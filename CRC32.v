==> flow/design.v <==
`timescale 1ns/1ns 
module CRC32(rst_n, clk, sof, eof, data_v, data, full, err);
    parameter BUS_WIDTH = 8;
	 parameter CRC_BITS = 32;
    input rst_n;
    input clk;
	 input sof;
	 input eof;
	 input data_v;
	 input [BUS_WIDTH-1:0] data;
	 output reg full;
	 output reg err;
	 parameter [1:0] INITIAL = 2'b00;
	 parameter [1:0] READY = 2'b01;
	 parameter [1:0] CALCULATE = 2'b11;
	 parameter [1:0] DONE = 2'b10;
	 reg crc_check;
	 reg [2:0] counter_full; 
	 reg [1:0] state_now, state_next;
	 always @ (posedge clk or negedge rst_n) begin
	     if (!rst_n)
		      begin
				    state_now <= #1 INITIAL;
				end
		  else 
		      begin
				    state_now <= #1 state_next;
			   end
  	end
	 always @ (*) begin
	     case (state_now)
		      INITIAL:
				    if (sof)
		              begin
				            state_next = READY;
						      crc_check = 1'b0;		
					     end			
				    else begin
					     state_next = state_now;
						  crc_check = 1'b0;	
					 end
			   READY:
				    if(sof) 
					     begin
								state_next = CALCULATE;
								crc_check = 1'b0;
					     end 
					 else begin
					     state_next = state_now;
						  crc_check = 1'b0;	
					 end
				CALCULATE:
					 if (eof)
					     begin
					         state_next = DONE;
								crc_check = 1'b0;	
						  end	
				    else begin
						  state_next = state_now;
						  crc_check = 1'b0;	
					 end
				DONE:
		          if (sof)
					     begin
					         state_next = CALCULATE;
								crc_check = 1'b0;	
				        end
				    else begin
					     state_next = READY;
						  crc_check = 1'b1;	
					 end
				default:
		          begin
				    end	 
	     endcase    
	 end
	 always @(posedge clk or negedge rst_n) begin
		  if(!rst_n)
			   begin
				    counter_full <=#1 3'd0;
				    full <= 1'b0;
			   end
		  else
			   begin
				    counter_full <=#1 counter_full+ 3'd1;					
				    if (counter_full== 3'd3)
					     full <= 1'b1;
				    else
					     full <= 1'b0;
			   end
    end    
    parameter INITIAL_CRC = 32'hffffffff;
	 parameter INITIAL_IN_DATA = 8'h00;
	 reg [(BUS_WIDTH*4)-1:0] in_data;
	 reg [(CRC_BITS*4)-1:0] crc_shift_last_4;
	 reg [CRC_BITS-1:0] crc_now;
	 wire [CRC_BITS-1:0] crc_reflected;
	 wire [CRC_BITS-1:0] crc_next;
	 wire [BUS_WIDTH-1:0] in_data_reflected; 
	 wire compare;
	 assign compare = (crc_shift_last_4[(CRC_BITS*4)-1:(CRC_BITS*3)] == in_data) ? 1'b1 : 1'b0;	 
	 assign in_data_reflected[BUS_WIDTH-1] = in_data[(BUS_WIDTH-8)];
	 assign in_data_reflected[BUS_WIDTH-2] = in_data[(BUS_WIDTH-7)];
	 assign in_data_reflected[BUS_WIDTH-3] = in_data[(BUS_WIDTH-6)];
	 assign in_data_reflected[BUS_WIDTH-4] = in_data[(BUS_WIDTH-5)];
	 assign in_data_reflected[BUS_WIDTH-5] = in_data[(BUS_WIDTH-4)];
	 assign in_data_reflected[BUS_WIDTH-6] = in_data[(BUS_WIDTH-3)];
	 assign in_data_reflected[BUS_WIDTH-7] = in_data[(BUS_WIDTH-2)];
	 assign in_data_reflected[BUS_WIDTH-8] = in_data[(BUS_WIDTH-1)];
    assign crc_next[CRC_BITS-32] = in_data_reflected[6] ^ in_data_reflected[0] ^ crc_now[24] ^ crc_now[30];
    assign crc_next[CRC_BITS-31] = in_data_reflected[7] ^ in_data_reflected[6] ^ in_data_reflected[1] ^ in_data_reflected[0] ^ crc_now[24] ^ crc_now[25] ^ crc_now[30] ^ crc_now[31];
    assign crc_next[CRC_BITS-30] = in_data_reflected[7] ^ in_data_reflected[6] ^ in_data_reflected[2] ^ in_data_reflected[1] ^ in_data_reflected[0] ^ crc_now[24] ^ crc_now[25] ^ crc_now[26] ^ crc_now[30] ^ crc_now[31];
    assign crc_next[CRC_BITS-29] = in_data_reflected[7] ^ in_data_reflected[3] ^ in_data_reflected[2] ^ in_data_reflected[1] ^ crc_now[25] ^ crc_now[26] ^ crc_now[27] ^ crc_now[31];
    assign crc_next[CRC_BITS-28] = in_data_reflected[6] ^ in_data_reflected[4] ^ in_data_reflected[3] ^ in_data_reflected[2] ^ in_data_reflected[0] ^ crc_now[24] ^ crc_now[26] ^ crc_now[27] ^ crc_now[28] ^ crc_now[30];
    assign crc_next[CRC_BITS-27] = in_data_reflected[7] ^ in_data_reflected[6] ^ in_data_reflected[5] ^ in_data_reflected[4] ^ in_data_reflected[3] ^ in_data_reflected[1] ^ in_data_reflected[0] ^ crc_now[24] ^ crc_now[25] ^ crc_now[27] ^ crc_now[28] ^ crc_now[29] ^ crc_now[30] ^ crc_now[31];
    assign crc_next[CRC_BITS-26] = in_data_reflected[7] ^ in_data_reflected[6] ^ in_data_reflected[5] ^ in_data_reflected[4] ^ in_data_reflected[2] ^ in_data_reflected[1] ^ crc_now[25] ^ crc_now[26] ^ crc_now[28] ^ crc_now[29] ^ crc_now[30] ^ crc_now[31];
    assign crc_next[CRC_BITS-25] = in_data_reflected[7] ^ in_data_reflected[5] ^ in_data_reflected[3] ^ in_data_reflected[2] ^ in_data_reflected[0] ^ crc_now[24] ^ crc_now[26] ^ crc_now[27] ^ crc_now[29] ^ crc_now[31];
    assign crc_next[CRC_BITS-24] = in_data_reflected[4] ^ in_data_reflected[3] ^ in_data_reflected[1] ^ in_data_reflected[0] ^ crc_now[0] ^ crc_now[24] ^ crc_now[25] ^ crc_now[27] ^ crc_now[28];
    assign crc_next[CRC_BITS-23] = in_data_reflected[5] ^ in_data_reflected[4] ^ in_data_reflected[2] ^ in_data_reflected[1] ^ crc_now[1] ^ crc_now[25] ^ crc_now[26] ^ crc_now[28] ^ crc_now[29];
    assign crc_next[CRC_BITS-22] = in_data_reflected[5] ^ in_data_reflected[3] ^ in_data_reflected[2] ^ in_data_reflected[0] ^ crc_now[2] ^ crc_now[24] ^ crc_now[26] ^ crc_now[27] ^ crc_now[29];
    assign crc_next[CRC_BITS-21] = in_data_reflected[4] ^ in_data_reflected[3] ^ in_data_reflected[1] ^ in_data_reflected[0] ^ crc_now[3] ^ crc_now[24] ^ crc_now[25] ^ crc_now[27] ^ crc_now[28];
    assign crc_next[CRC_BITS-20] = in_data_reflected[6] ^ in_data_reflected[5] ^ in_data_reflected[4] ^ in_data_reflected[2] ^ in_data_reflected[1] ^ in_data_reflected[0] ^ crc_now[4] ^ crc_now[24] ^ crc_now[25] ^ crc_now[26] ^ crc_now[28] ^ crc_now[29] ^ crc_now[30];
    assign crc_next[CRC_BITS-19] = in_data_reflected[7] ^ in_data_reflected[6] ^ in_data_reflected[5] ^ in_data_reflected[3] ^ in_data_reflected[2] ^ in_data_reflected[1] ^ crc_now[5] ^ crc_now[25] ^ crc_now[26] ^ crc_now[27] ^ crc_now[29] ^ crc_now[30] ^ crc_now[31];
    assign crc_next[CRC_BITS-18] = in_data_reflected[7] ^ in_data_reflected[6] ^ in_data_reflected[4] ^ in_data_reflected[3] ^ in_data_reflected[2] ^ crc_now[6] ^ crc_now[26] ^ crc_now[27] ^ crc_now[28] ^ crc_now[30] ^ crc_now[31];
	 assign crc_next[CRC_BITS-17] = in_data_reflected[7] ^ in_data_reflected[5] ^ in_data_reflected[4] ^ in_data_reflected[3] ^ crc_now[7] ^ crc_now[27] ^ crc_now[28] ^ crc_now[29] ^ crc_now[31];
    assign crc_next[CRC_BITS-16] = in_data_reflected[5] ^ in_data_reflected[4] ^ in_data_reflected[0] ^ crc_now[8] ^ crc_now[24] ^ crc_now[28] ^ crc_now[29];
    assign crc_next[CRC_BITS-15] = in_data_reflected[6] ^ in_data_reflected[5] ^ in_data_reflected[1] ^ crc_now[9] ^ crc_now[25] ^ crc_now[29] ^ crc_now[30];
    assign crc_next[CRC_BITS-14] = in_data_reflected[7] ^ in_data_reflected[6] ^ in_data_reflected[2] ^ crc_now[10] ^ crc_now[26] ^ crc_now[30] ^ crc_now[31];
    assign crc_next[CRC_BITS-13] = in_data_reflected[7] ^ in_data_reflected[3] ^ crc_now[11] ^ crc_now[27] ^ crc_now[31];
    assign crc_next[CRC_BITS-12] = in_data_reflected[4] ^ crc_now[12] ^ crc_now[28];
    assign crc_next[CRC_BITS-11] = in_data_reflected[5] ^ crc_now[13] ^ crc_now[29];
    assign crc_next[CRC_BITS-10] = in_data_reflected[0] ^ crc_now[14] ^ crc_now[24];
    assign crc_next[CRC_BITS-9] = in_data_reflected[6] ^ in_data_reflected[1] ^ in_data_reflected[0] ^ crc_now[15] ^ crc_now[24] ^ crc_now[25] ^ crc_now[30];
    assign crc_next[CRC_BITS-8] = in_data_reflected[7] ^ in_data_reflected[2] ^ in_data_reflected[1] ^ crc_now[16] ^ crc_now[25] ^ crc_now[26] ^ crc_now[31];
    assign crc_next[CRC_BITS-7] = in_data_reflected[3] ^ in_data_reflected[2] ^ crc_now[17] ^ crc_now[26] ^ crc_now[27];
    assign crc_next[CRC_BITS-6] = in_data_reflected[6] ^ in_data_reflected[4] ^ in_data_reflected[3] ^ in_data_reflected[0] ^ crc_now[18] ^ crc_now[24] ^ crc_now[27] ^ crc_now[28] ^ crc_now[30];
    assign crc_next[CRC_BITS-5] = in_data_reflected[7] ^ in_data_reflected[5] ^ in_data_reflected[4] ^ in_data_reflected[1] ^ crc_now[19] ^ crc_now[25] ^ crc_now[28] ^ crc_now[29] ^ crc_now[31];
    assign crc_next[CRC_BITS-4] = in_data_reflected[6] ^ in_data_reflected[5] ^ in_data_reflected[2] ^ crc_now[20] ^ crc_now[26] ^ crc_now[29] ^ crc_now[30];
    assign crc_next[CRC_BITS-3] = in_data_reflected[7] ^ in_data_reflected[6] ^ in_data_reflected[3] ^ crc_now[21] ^ crc_now[27] ^ crc_now[30] ^ crc_now[31];
    assign crc_next[CRC_BITS-2] = in_data_reflected[7] ^ in_data_reflected[4] ^ crc_now[22] ^ crc_now[28] ^ crc_now[31];
    assign crc_next[CRC_BITS-1] = in_data_reflected[5] ^ crc_now[23] ^ crc_now[29];
	 assign crc_reflected[CRC_BITS-1] = crc_next[CRC_BITS-32] ^ 1'b1;
  	 assign crc_reflected[CRC_BITS-2] = crc_next[CRC_BITS-31] ^ 1'b1;
	 assign crc_reflected[CRC_BITS-3] = crc_next[CRC_BITS-30] ^ 1'b1;
	 assign crc_reflected[CRC_BITS-4] = crc_next[CRC_BITS-29] ^ 1'b1;
	 assign crc_reflected[CRC_BITS-5] = crc_next[CRC_BITS-28] ^ 1'b1;
	 assign crc_reflected[CRC_BITS-6] = crc_next[CRC_BITS-27] ^ 1'b1;
	 assign crc_reflected[CRC_BITS-7] = crc_next[CRC_BITS-26] ^ 1'b1;
	 assign crc_reflected[CRC_BITS-8] = crc_next[CRC_BITS-25] ^ 1'b1;
    assign crc_reflected[CRC_BITS-9] = crc_next[CRC_BITS-24] ^ 1'b1;
	 assign crc_reflected[CRC_BITS-10] = crc_next[CRC_BITS-23] ^ 1'b1;
	 assign crc_reflected[CRC_BITS-11] = crc_next[CRC_BITS-22] ^ 1'b1;
	 assign crc_reflected[CRC_BITS-12] = crc_next[CRC_BITS-21] ^ 1'b1;
	 assign crc_reflected[CRC_BITS-13] = crc_next[CRC_BITS-20] ^ 1'b1;
	 assign crc_reflected[CRC_BITS-14] = crc_next[CRC_BITS-19] ^ 1'b1;
	 assign crc_reflected[CRC_BITS-15] = crc_next[CRC_BITS-18] ^ 1'b1;
	 assign crc_reflected[CRC_BITS-16] = crc_next[CRC_BITS-17] ^ 1'b1;	
	 assign crc_reflected[CRC_BITS-17] = crc_next[CRC_BITS-16] ^ 1'b1;
	 assign crc_reflected[CRC_BITS-18] = crc_next[CRC_BITS-15] ^ 1'b1;
	 assign crc_reflected[CRC_BITS-19] = crc_next[CRC_BITS-14] ^ 1'b1;
	 assign crc_reflected[CRC_BITS-20] = crc_next[CRC_BITS-13] ^ 1'b1;
	 assign crc_reflected[CRC_BITS-21] = crc_next[CRC_BITS-12] ^ 1'b1;
	 assign crc_reflected[CRC_BITS-22] = crc_next[CRC_BITS-11] ^ 1'b1;
	 assign crc_reflected[CRC_BITS-23] = crc_next[CRC_BITS-10] ^ 1'b1;
	 assign crc_reflected[CRC_BITS-24] = crc_next[CRC_BITS-9] ^ 1'b1;
	 assign crc_reflected[CRC_BITS-25] = crc_next[CRC_BITS-8] ^ 1'b1;
	 assign crc_reflected[CRC_BITS-26] = crc_next[CRC_BITS-7] ^ 1'b1;
	 assign crc_reflected[CRC_BITS-27] = crc_next[CRC_BITS-6] ^ 1'b1;
	 assign crc_reflected[CRC_BITS-28] = crc_next[CRC_BITS-5] ^ 1'b1;
	 assign crc_reflected[CRC_BITS-29] = crc_next[CRC_BITS-4] ^ 1'b1;
	 assign crc_reflected[CRC_BITS-30] = crc_next[CRC_BITS-3] ^ 1'b1;
	 assign crc_reflected[CRC_BITS-31] = crc_next[CRC_BITS-2] ^ 1'b1;
	 assign crc_reflected[CRC_BITS-32] = crc_next[CRC_BITS-1] ^ 1'b1;
	 always @ (posedge clk or negedge rst_n)
	     begin
		      if(!rst_n)
			      begin
			  	       err <= #1 1'b0;
			      end
		  else if (crc_check)
		      begin
				    if (compare)
					     err <= #1 1'b0;
					 else
					     err <= #1 1'b1;    
			   end			
		  else begin
		      err <= #1 1'b0;
		  end
    end 
	 always @ (posedge clk or negedge rst_n) begin
	     if (!rst_n)
		      begin
				    in_data[((BUS_WIDTH*4)-1):0] <=#1 32'b0;
				end
		  else if ((sof) && (data_v))
		      begin
					 in_data[((BUS_WIDTH*4)-1):0] <=#1 {in_data[((BUS_WIDTH*3)-1):0], data[(BUS_WIDTH-1):0]};
			   end
		  else if ((sof == 1'b0) && (data_v))
		      begin
					 in_data[((BUS_WIDTH*4)-1):0] <=#1 {in_data[((BUS_WIDTH*3)-1):0], data[(BUS_WIDTH-1):0]};
		      end
		  else if ((eof) && (data_v))
		      begin
					 in_data[((BUS_WIDTH*4)-1):0] <=#1 {in_data[((BUS_WIDTH*3)-1):0], data[(BUS_WIDTH-1):0]};
			   end
		  else begin
		      in_data <=#1 in_data;			
		  end
	 end
	 always @ (posedge clk or negedge rst_n) begin
	     if (!rst_n)
		      begin
				end
		  else if ((sof) && (data_v))
		      begin
                crc_now <= #1 INITIAL_CRC;
			   end
		  else if ((sof == 1'b0) && (data_v))
		      begin
                crc_now <= #1 crc_next;
		      end
		  else if ((eof) && (data_v))
		      begin
                crc_now <= #1 crc_next;
			   end
		  else begin
		  end
	 end
	 always @ (posedge clk or negedge rst_n) begin
	     if (!rst_n)
		      begin
					 crc_shift_last_4[(CRC_BITS*4)-1:0] <=#1 128'b0;
				end
		  else if ((sof) && (data_v))
		      begin
					 crc_shift_last_4[(CRC_BITS*4)-1:0] <=#1 {crc_shift_last_4[95:0], crc_reflected[7:0], crc_reflected[15:8], crc_reflected[23:16], crc_reflected[31:24]};
			   end
		  else if ((sof == 1'b0) && (data_v))
		      begin
					 crc_shift_last_4[(CRC_BITS*4)-1:0] <=#1 {crc_shift_last_4[95:0], crc_reflected[7:0], crc_reflected[15:8], crc_reflected[23:16], crc_reflected[31:24]};
		      end
		  else if ((eof) && (data_v))
		      begin
					 crc_shift_last_4[(CRC_BITS*4)-1:0] <=#1 {crc_shift_last_4[95:0], crc_reflected[7:0], crc_reflected[15:8], crc_reflected[23:16], crc_reflected[31:24]};
			   end
		  else begin
            crc_shift_last_4 <=#1 crc_shift_last_4;				
		  end
	 end
endmodule
# From RTL to reports: CRC32
# What the tools print for CRC32, step after step.
# Lines are those of the file above, counted from 1.
# Operators carry their Yosys type and port widths (W data, S select, Z words).
# Library cell names are shortened.
# A cell with -- has no value.
# design
top_module	CRC32
clock	clk
library	sky130hd
corner	tt_025C_1v80

# Word level
# Source: Yosys, flattened and elaborated, memories not mapped. Widths are those after wreduce. Registers that Yosys merges into a memory's read port (data or address) are not register bits. Print and check cells do not count. Equal cells are merged and count once.
# op_classes
eq_ne	8
addsub	1
reduce_and_logical	8
n_logic	230
mux	19
# op_table
op	n
$mux W128	3
$xor A1 B1 Y1	197
$mux W32	5
$not A1 Y1	33
$eq A32 B32 Y1	1
$pmux W2 S4	1
$mux W2	4
$ne A2 B2 Y1 const B	3
$mux W1	5
$eq A2 B2 Y1 const B	2
$logic_and A1 B1 Y1	3
$add A3 B1 Y3 const B	1
$eq A3 B2 Y1 const B	1
$reduce_and A3 Y1	1
$reduce_bool A3 Y1	1
$reduce_or A3 Y1	1
$eq A2 B1 Y1 const B	1
$logic_not A2 Y1	1
$reduce_and A2 Y1	1
$pmux W1 S2	1
# word_totals
inputBits	13
regBits	199

# Longest topological paths
# Longest topological path by Yosys (ltp), each cell counted once; first at word level (registers and memories cut), then after technology mapping (sequential cells cut; the memories' decode and read muxes count).
# logic_depth
depth_word	17
abc_area	0
ltp_mapped	5
ltp_nobuf	4

# Synthesis result
# Yosys stat after the flow's synthesis: flattened, memories mapped to cells. It holds for the ABC_AREA given above (unset counts as 0); a run with the other value may have another netlist.
# by_type
cell	n	area_total_um2
dfrtp_1	168	4.2E+03
mux2_2	142	1.6E+03
edfxtp_1	32	960.922
xnor2_1	57	499.229
xnor3_1	14	315.302
xnor2_2	8	130.125
nand2b_1	19	118.864
a21oi_1	20	100.096
clkbuf_1	23	86.333
nor2_1	19	71.318
xor2_1	7	61.309
nand2_1	15	56.304
xnor2_4	2	55.053
nand4_1	8	50.048
xor2_2	3	48.797
xor3_1	2	47.546
xor2_4	1	27.526
dfstp_2	1	26.275
# Other cell types: 7; their cells: 15.
# mapped
synth_area_um2	8565.7
seqArea_um2	5191.2
ffs	201
mapped_cells	556

# Worst setup path after synthesis
# Source: OpenSTA report_checks on the synthesized netlist (no wires, ideal clock, input and output delay 20% of the period each), path of least setup slack; recovery checks are left aside. Register names are those of the netlist, which keeps one name where synthesis merged equal registers.
# synth_timing
path_kind	input-to-reg
start	input data_v
end	register crc_now[0]
launch_ns	0.532
delay_ns	2.022
path_stages	4
arrival_time_ns	2.162
clock_period_ns	2.66
path_slack_ns	0.106
input_delay_ns	0.532
n_path_buf	3
period_less_setup_slack_ns	2.554
# "delay_ns" = arrival - input delay + setup time.
# "path_stages": output pins that drive a net of the path, with the launching flip-flop's if there is one; two outputs of one cell count as two.
# "period_less_setup_slack_ns" = period - worst setup slack (recovery checks aside). The figure is calculated, with input and output delays left at 20% of the set period.
# Between the ends stands the longest chain of elaborated cells between them, by number of cells; it is not shown to be the way that was timed. Of several equally long chains one is given.
# A line is the first line of the expression or statement that the cell stems from. Yosys adds cells for indexed reads and writes and turns some case tables into memories.
# At most two assigning lines are given for a register; there are more.
# The path ends at the enable pin of a flip-flop; only ways to that pin are counted.
# synth_between
path_cell_list	clkbuf_1 > clkbuf_1 > clkbuf_1 > and2_1
elab_chain_cells	3
cone_cells	5
classes_between	5 x reduce/logical
# synth_rtl
element	line	text
start: declaration	9	input data_v;
$logic_and A1 B1 Y1	216	else if ((sof) && (data_v))
$reduce_bool A3 Y1	--
$reduce_and A2 Y1	--
end: assignment	222	crc_now <= #1 crc_next;
end: assignment	226	crc_now <= #1 crc_next;
end: declaration	96	reg [CRC_BITS-1:0] crc_now;

# Timing after layout
# Path of least setup slack in the final report of run 1 (OpenROAD, finished layout, wires in). Where an end is a register, its clock arrival counts in the times.
# layout_timing
path_kind	reg-to-reg
start	register in_data[0]
end	register crc_shift_last_4[10]
arrival_time_ns	2.66
path_slack_ns	0.66
n_path_buf	0
launch_ns	0.49
path_stages	5
clock_period_ns	2.94
# Between the ends stands the longest chain of elaborated cells between them, by number of cells; it is not shown to be the way that was timed. Of several equally long chains one is given.
# At most two assigning lines are given for a register; there are more.
# layout_between
path_cell_list	dfrtp_1 > xnor2_2 > xnor3_2 > xnor3_1 > mux2_2
elab_chain_cells	16
cone_cells	16
classes_between	3 x mux; 13 x logic
# layout_rtl
element	line	text
start: declaration	94	reg [(BUS_WIDTH*4)-1:0] in_data;
start: assignment	198	in_data[((BUS_WIDTH*4)-1):0] <=#1 {in_data[((BUS_WIDTH*3)-1):0], data[(BUS_WIDTH-1):0]};
start: assignment	202	in_data[((BUS_WIDTH*4)-1):0] <=#1 {in_data[((BUS_WIDTH*3)-1):0], data[(BUS_WIDTH-1):0]};
$xor A1 B1 Y1 (12 in a row)	123	assign crc_next[CRC_BITS-19] = in_data_reflected[7] ^ in_data_reflected[6] ^ in_data_reflected[5] ^ in_data_re ...
$not A1 Y1	--
$mux W128	244	else if ((eof) && (data_v))
$mux W128	240	else if ((sof == 1'b0) && (data_v))
$mux W128	236	else if ((sof) && (data_v))
end: assignment	238	crc_shift_last_4[(CRC_BITS*4)-1:0] <=#1 {crc_shift_last_4[95:0], crc_reflected[7:0], crc_reflected[15:8], crc_ ...
end: assignment	242	crc_shift_last_4[(CRC_BITS*4)-1:0] <=#1 {crc_shift_last_4[95:0], crc_reflected[7:0], crc_reflected[15:8], crc_ ...
end: declaration	95	reg [(CRC_BITS*4)-1:0] crc_shift_last_4;

Lab notebook: CRC32

Below are 2 stored runs of the flow (Yosys, OpenROAD; platform sky130hd) on CRC32, each with its settings and what was measured, unordered. Constraints: input delay and output delay 20% of the set period each, output load 0.01 pF.
"period_less_ws_ns" means the clock period less the worst setup slack. The figure is calculated, with input and output delays left at 20% of the set period.
"worst_path_allowed_less_slack_ns" = time allowed to the worst setup path (clock period - input delay - output delay, where it has them) - its slack; a late launch clock adds to it, a late capture clock takes from it.
"power_total_mw" is the tool's figure for a default switching activity; nothing was simulated.

Run 1, flow files:
==> flow/run.sh <==
#!/bin/bash
# the make line also repeats the synthesis and layout settings of config.mk as NAME=value (left out here)
make -C /OpenROAD-flow-scripts/flow DESIGN_CONFIG=/design/flow/config.mk WORK_HOME=/design/flow/orfs CLKGATE_MAP_FILE= finish
==> flow/config.mk <==
export PLATFORM = sky130hd
export DESIGN_NAME = CRC32
export DESIGN_NICKNAME = CRC32
export VERILOG_FILES = /design/flow/design.v
export SDC_FILE = /design/flow/constraint.sdc
export NUM_CORES = 4
export LEC_CHECK = 0
export CAP_MARGIN = 20
export CORE_MARGIN = 2
export CORE_UTILIZATION = 64
export SLEW_MARGIN = 20
==> flow/constraint.sdc <==
create_clock -name core_clock -period 2.94 [get_ports {clk}]
set_input_delay 0.5880 -clock core_clock [delete_from_list [all_inputs] [get_ports {clk}]]
set_output_delay 0.5880 -clock core_clock [all_outputs]
set_load 0.01 [all_outputs]

==> results of run 1, as CSV <==
result,value
synthesis_area_um2,8565.7
die_footprint_um2,14325.7
finish.stdcell_area_um2,9609.2
post_route_util_pct,73.1
worstSetupSlack_ns,0.661
tns_setup_ns,0.000
power_total_mw,11.028
period_less_ws_ns,2.279
worst_path_allowed_less_slack_ns,2.28
critical_path_type,"reg-to-reg"

Run 2, flow files:
==> flow/run.sh <==
#!/bin/bash
# the make line also repeats the synthesis and layout settings of config.mk as NAME=value (left out here)
make -C /OpenROAD-flow-scripts/flow DESIGN_CONFIG=/design/flow/config.mk WORK_HOME=/design/flow/orfs CLKGATE_MAP_FILE= finish
==> flow/config.mk <==
export PLATFORM = sky130hd
export DESIGN_NAME = CRC32
export DESIGN_NICKNAME = CRC32
export VERILOG_FILES = /design/flow/design.v
export SDC_FILE = /design/flow/constraint.sdc
export NUM_CORES = 4
export LEC_CHECK = 0
export CAP_MARGIN = 20
export CELL_PAD_IN_SITES_DETAIL_PLACEMENT = 2
export CELL_PAD_IN_SITES_GLOBAL_PLACEMENT = 3
export CORE_ASPECT_RATIO = 0.55
export CORE_MARGIN = 2
export CORE_UTILIZATION = 18
export CTS_CLUSTER_DIAMETER = 176
export CTS_CLUSTER_SIZE = 57
export GPL_ROUTABILITY_DRIVEN = 1
export SETUP_SLACK_MARGIN = -0.14
export SLEW_MARGIN = 15
==> flow/constraint.sdc <==
create_clock -name core_clock -period 3.2 [get_ports {clk}]
set_input_delay 0.6400 -clock core_clock [delete_from_list [all_inputs] [get_ports {clk}]]
set_output_delay 0.6400 -clock core_clock [all_outputs]
set_load 0.01 [all_outputs]

==> results of run 2, as CSV <==
result,value
synthesis_area_um2,8565.7
die_footprint_um2,49426.5
finish.stdcell_area_um2,9741.8
post_route_util_pct,20.7
worstSetupSlack_ns,0.945
tns_setup_ns,0.000
power_total_mw,9.302
period_less_ws_ns,2.255
worst_path_allowed_less_slack_ns,2.26
critical_path_type,"reg-to-reg"
